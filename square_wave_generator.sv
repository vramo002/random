==> flow/design.v <==
`timescale 1ns / 1ps
module square_wave_generator(
        input logic clk, reset,
        input logic [3:0] m,
        input logic [3:0] n,
        output logic square_wave
    );
    logic [3:0] r_next, r_reg;
    logic [3:0] a_next, a_reg;
    logic [3:0] sw_next, sw_reg;
    logic [3:0] r_r_next; 
    logic [3:0] a_a_next;
    always_ff @(posedge clk, posedge reset)
    begin 
        if (reset)
        begin
            r_reg <= 0;
            a_reg <= 0;
            sw_reg <= 0;
        end
        else
        begin
            r_reg <= r_next;
            a_reg <= a_next;
            sw_reg <= sw_next;
        end
    end
    assign r_r_next = r_reg + 1;
    always_comb
    begin
        r_next = r_r_next;
        a_a_next = a_reg;
        if(r_reg == 10-1)
        begin
            a_a_next = a_reg + 1;
            r_next = 0;
        end
    end
    always_comb 
    begin 
        a_next = a_a_next; 
        sw_next = sw_reg;
        if(sw_reg == 0 && a_reg == m && m != 0)
        begin
            sw_next = 1;
            a_next = 0;
        end
        if(sw_reg == 1 && a_reg == n && n != 0)
        begin
            sw_next = 0;
            a_next = 0;
        end
    end
    assign square_wave = sw_reg;
endmodule
# --- From RTL to reports: square_wave_generator ---
# Tool output for the design above, in the order of the flow.
# Line numbers count from 1 in the design file above.
# Operators carry their Yosys type and port widths (W data, S select, Z words).
design:
  top: "square_wave_generator"
  clock_port: "clk"
  cell_library: "sky130hd"
  corner: "tt_025C_1v80"

# --- Word level ---
# Yosys after proc, flatten, opt, wreduce and memory -nomap, before mapping. Memory bits, and registers merged into a memory's read port (data or address), are not among the register bits. Print and check cells are not counted. Equal cells are merged and count once.
op_classes:
  n_eq: 4
  n_reduce_logical: 9
  n_mux: 6
  add_sub_neg: 2
ops:
  columns: ["op", "n"]
  rows:
  - ["$mux W4", 6]
  - ["$add A4 B1 Y4 const B", 2]
  - ["$eq A4 B4 Y1", 2]
  - ["$reduce_bool A4 Y1", 2]
  - ["$logic_and A1 B1 Y1", 4]
  - ["$eq A4 B1 Y1 const B", 1]
  - ["$eq A4 B4 Y1 const B", 1]
  - ["$logic_not A4 Y1", 1]
  - ["$reduce_bool A3 Y1", 1]
  - ["$reduce_bool A2 Y1", 1]
word_totals:
  register_bits: 12
  in_bits: 10
  word_cells: 24

# --- Longest topological paths ---
# Depth = most cells in a row (Yosys ltp): at word level without a register or memory, in the mapped netlist without a sequential cell, where the memories' decode and read muxes count.
logic_depth:
  depth_word: 5
  abc_area: 0
  mapped_depth: 5
  depth_no_buf: 4

# --- Mapped cells and area ---
# The flow's flattened synthesis, as Yosys stat reports it; memories are mapped. The netlist is that of the ABC_AREA named above (0 if unset); the other value can give another one.
# The area totals of this step are shown rounded.
by_type:
  columns: ["cell", "n"]
  rows:
  - ["sky130_fd_sc_hd__dfrtp_1", 9]
  - ["sky130_fd_sc_hd__xnor2_1", 5]
  - ["sky130_fd_sc_hd__xor2_1", 5]
  - ["sky130_fd_sc_hd__nor2_1", 7]
  - ["sky130_fd_sc_hd__nor4_4", 1]
  - ["sky130_fd_sc_hd__mux2i_1", 2]
  - ["sky130_fd_sc_hd__a21oi_1", 3]
  - ["sky130_fd_sc_hd__nand2_1", 4]
  - ["sky130_fd_sc_hd__o2bb2ai_2", 1]
  - ["sky130_fd_sc_hd__and4bb_2", 1]
  - ["sky130_fd_sc_hd__ha_1", 1]
  - ["sky130_fd_sc_hd__nand4_1", 2]
  - ["sky130_fd_sc_hd__buf_6", 1]
  - ["sky130_fd_sc_hd__inv_1", 3]
  - ["sky130_fd_sc_hd__mux2_2", 1]
  - ["sky130_fd_sc_hd__o21ai_0", 2]
  - ["sky130_fd_sc_hd__a22o_1", 1]
  - ["sky130_fd_sc_hd__and2_1", 1]
# Other cell types: 3; their cells: 3.
mapped:
  n_buf: 1
  ff_cells: 9
  cells: 53
  sequential_area_um2: 225.2
  synth_area_um2: 539.3

# --- Path before layout ---
# Path of least setup slack by OpenSTA after synthesis, without wires, with an ideal clock, recovery checks aside; 20% of the period is set as input and as output delay. Where synthesis merged equal registers, the netlist keeps one of their names.
synth_timing:
  path_type: "flip-flop to flip-flop"
  startpoint: "reg a_reg[2]"
  endpoint: "reg a_reg[0]"
  t_first_pin_ps: 0
  delay_ps: 1272
  n_path_buf: 1
  t_arrival_ps: 1149
  stages: 6
  period_ps: 1560
  slack_ps: 287
  setup_time_ps: 123
  period_less_setup_slack_ps: 1273
# "delay_ps" is the arrival time less input delay plus setup time.
# "stages" counts driving pins, that of a launching flip-flop among them; a cell with two outputs on the path counts twice.
# "period_less_setup_slack_ps" = period - worst setup slack (recovery checks aside). The figure is calculated, with input and output delays left at 20% of the set period.
# Between the ends stands the longest chain of elaborated cells between them, by number of cells; it is not shown to be the way that was timed. Of several equally long chains one is given.
# A line is the first line of the expression or statement that the cell stems from. Yosys adds cells for indexed reads and writes and turns some case tables into memories.
synth_via:
  path_cell_list: "sky130_fd_sc_hd__dfrtp_1 -> sky130_fd_sc_hd__buf_6 -> sky130_fd_sc_hd__xor2_1 -> sky130_fd_sc_hd__nor4_4 -> sky130_fd_sc_hd__o2bb2ai_2 -> sky130_fd_sc_hd__nor2_1"
  elab_chain_cells: 5
  cells_between: 9
  cone_classes: "eq/ne: 2; mux: 2; reduce/logical: 5"
synth_lines:
  columns: ["element", "line", "source"]
  rows:
  - ["from (decl)", 9, "logic [3:0] a_next, a_reg;"]
  - ["from (assign)", 18, "a_reg <= 0;"]
  - ["from (assign)", 24, "a_reg <= a_next;"]
  - ["$eq A4 B4 Y1", 43, "if(sw_reg == 0 && a_reg == m && m != 0)"]
  - ["$logic_and A1 B1 Y1 x2", 43, null]
  - ["$mux W4", 43, null]
  - ["$mux W4", 48, "if(sw_reg == 1 && a_reg == n && n != 0)"]
  - ["to (assign)", 18, null]
  - ["to (assign)", 24, null]
  - ["to (decl)", 9, null]

# --- Path in the finished layout ---
# Path of least setup slack in the final report of entry A (OpenROAD, finished layout, wires in). Where an end is a register, its clock arrival counts in the times.
# The report prints the path's times to 10 ps; the period is as set.
layout_timing:
  path_type: "flip-flop to flip-flop"
  startpoint: "reg a_reg[1]"
  endpoint: "reg a_reg[0]"
  setup_time_ps: 120
  n_path_buf: 0
  stages: 5
  slack_ps: -470
  t_arrival_ps: 1400
  period_ps: 786
  t_first_pin_ps: 260
# Between the ends stands the longest chain of elaborated cells between them, by number of cells; it is not shown to be the way that was timed. Of several equally long chains one is given.
layout_via:
  path_cell_list: "sky130_fd_sc_hd__dfrtp_2 -> sky130_fd_sc_hd__xor2_2 -> sky130_fd_sc_hd__nor4_4 -> sky130_fd_sc_hd__o2bb2ai_2 -> sky130_fd_sc_hd__nor2_1"
  elab_chain_cells: 5
  cells_between: 9
  cone_classes: "eq/ne: 2; mux: 2; reduce/logical: 5"
layout_lines:
  columns: ["element", "line", "source"]
  rows:
  - ["from (decl)", 9, "logic [3:0] a_next, a_reg;"]
  - ["from (assign)", 18, "a_reg <= 0;"]
  - ["from (assign)", 24, "a_reg <= a_next;"]
  - ["$eq A4 B4 Y1", 43, "if(sw_reg == 0 && a_reg == m && m != 0)"]
  - ["$logic_and A1 B1 Y1 x2", 43, null]
  - ["$mux W4", 43, null]
  - ["$mux W4", 48, "if(sw_reg == 1 && a_reg == n && n != 0)"]
  - ["to (assign)", 18, null]
  - ["to (assign)", 24, null]
  - ["to (decl)", 9, null]

# Below are 2 stored runs of the flow (Yosys, OpenROAD; platform sky130hd) on square_wave_generator, each with its settings and what was measured, unordered. Constraints: input delay and output delay 20% of the set period each, output load 0.01 pF.
# "worstPathTime_ps" = time allowed to the worst setup path (clock period - input delay - output delay, where it has them) - its slack; a late launch clock adds to it, a late capture clock takes from it.
# "worstPathTime_ps" is given in steps of 10 ps.
# Values from the reports are rounded here.
runs:
  - name: "entry A"
    settings:
      period_ns: 0.786
      CAP_MARGIN: 20
      CORE_MARGIN: 2
      CORE_UTILIZATION: 40
      SLEW_MARGIN: 20
    results:
      fin_ws_ps: -475
      ys_area_um2: 539.3
      total_die_area_um2: 1658
      post_route_stdcell_area_um2: 832.0
      worstPathTime_ps: 1260
      worstPathKind: "flip-flop to flip-flop"
      final_setup_tns_ps: -2797
  - name: "entry B"
    settings:
      period_ns: 2.52
      CORE_UTILIZATION: 30
      SETUP_SLACK_MARGIN: -0.15
      PLACE_DENSITY_LB_ADDON: 0.29
      HOLD_SLACK_MARGIN: 0.25
      CORE_ASPECT_RATIO: 0.56
      CORE_MARGIN: 5
      GPL_TIMING_DRIVEN: 1
      MIN_ROUTING_LAYER: "met2"
      CAP_MARGIN: 20
      SLEW_MARGIN: 20
    results:
      fin_ws_ps: 731
      ys_area_um2: 539.3
      total_die_area_um2: 2781
      post_route_stdcell_area_um2: 688.2
      worstPathTime_ps: 1290
      worstPathKind: "flip-flop to output port"
      final_setup_tns_ps: 0
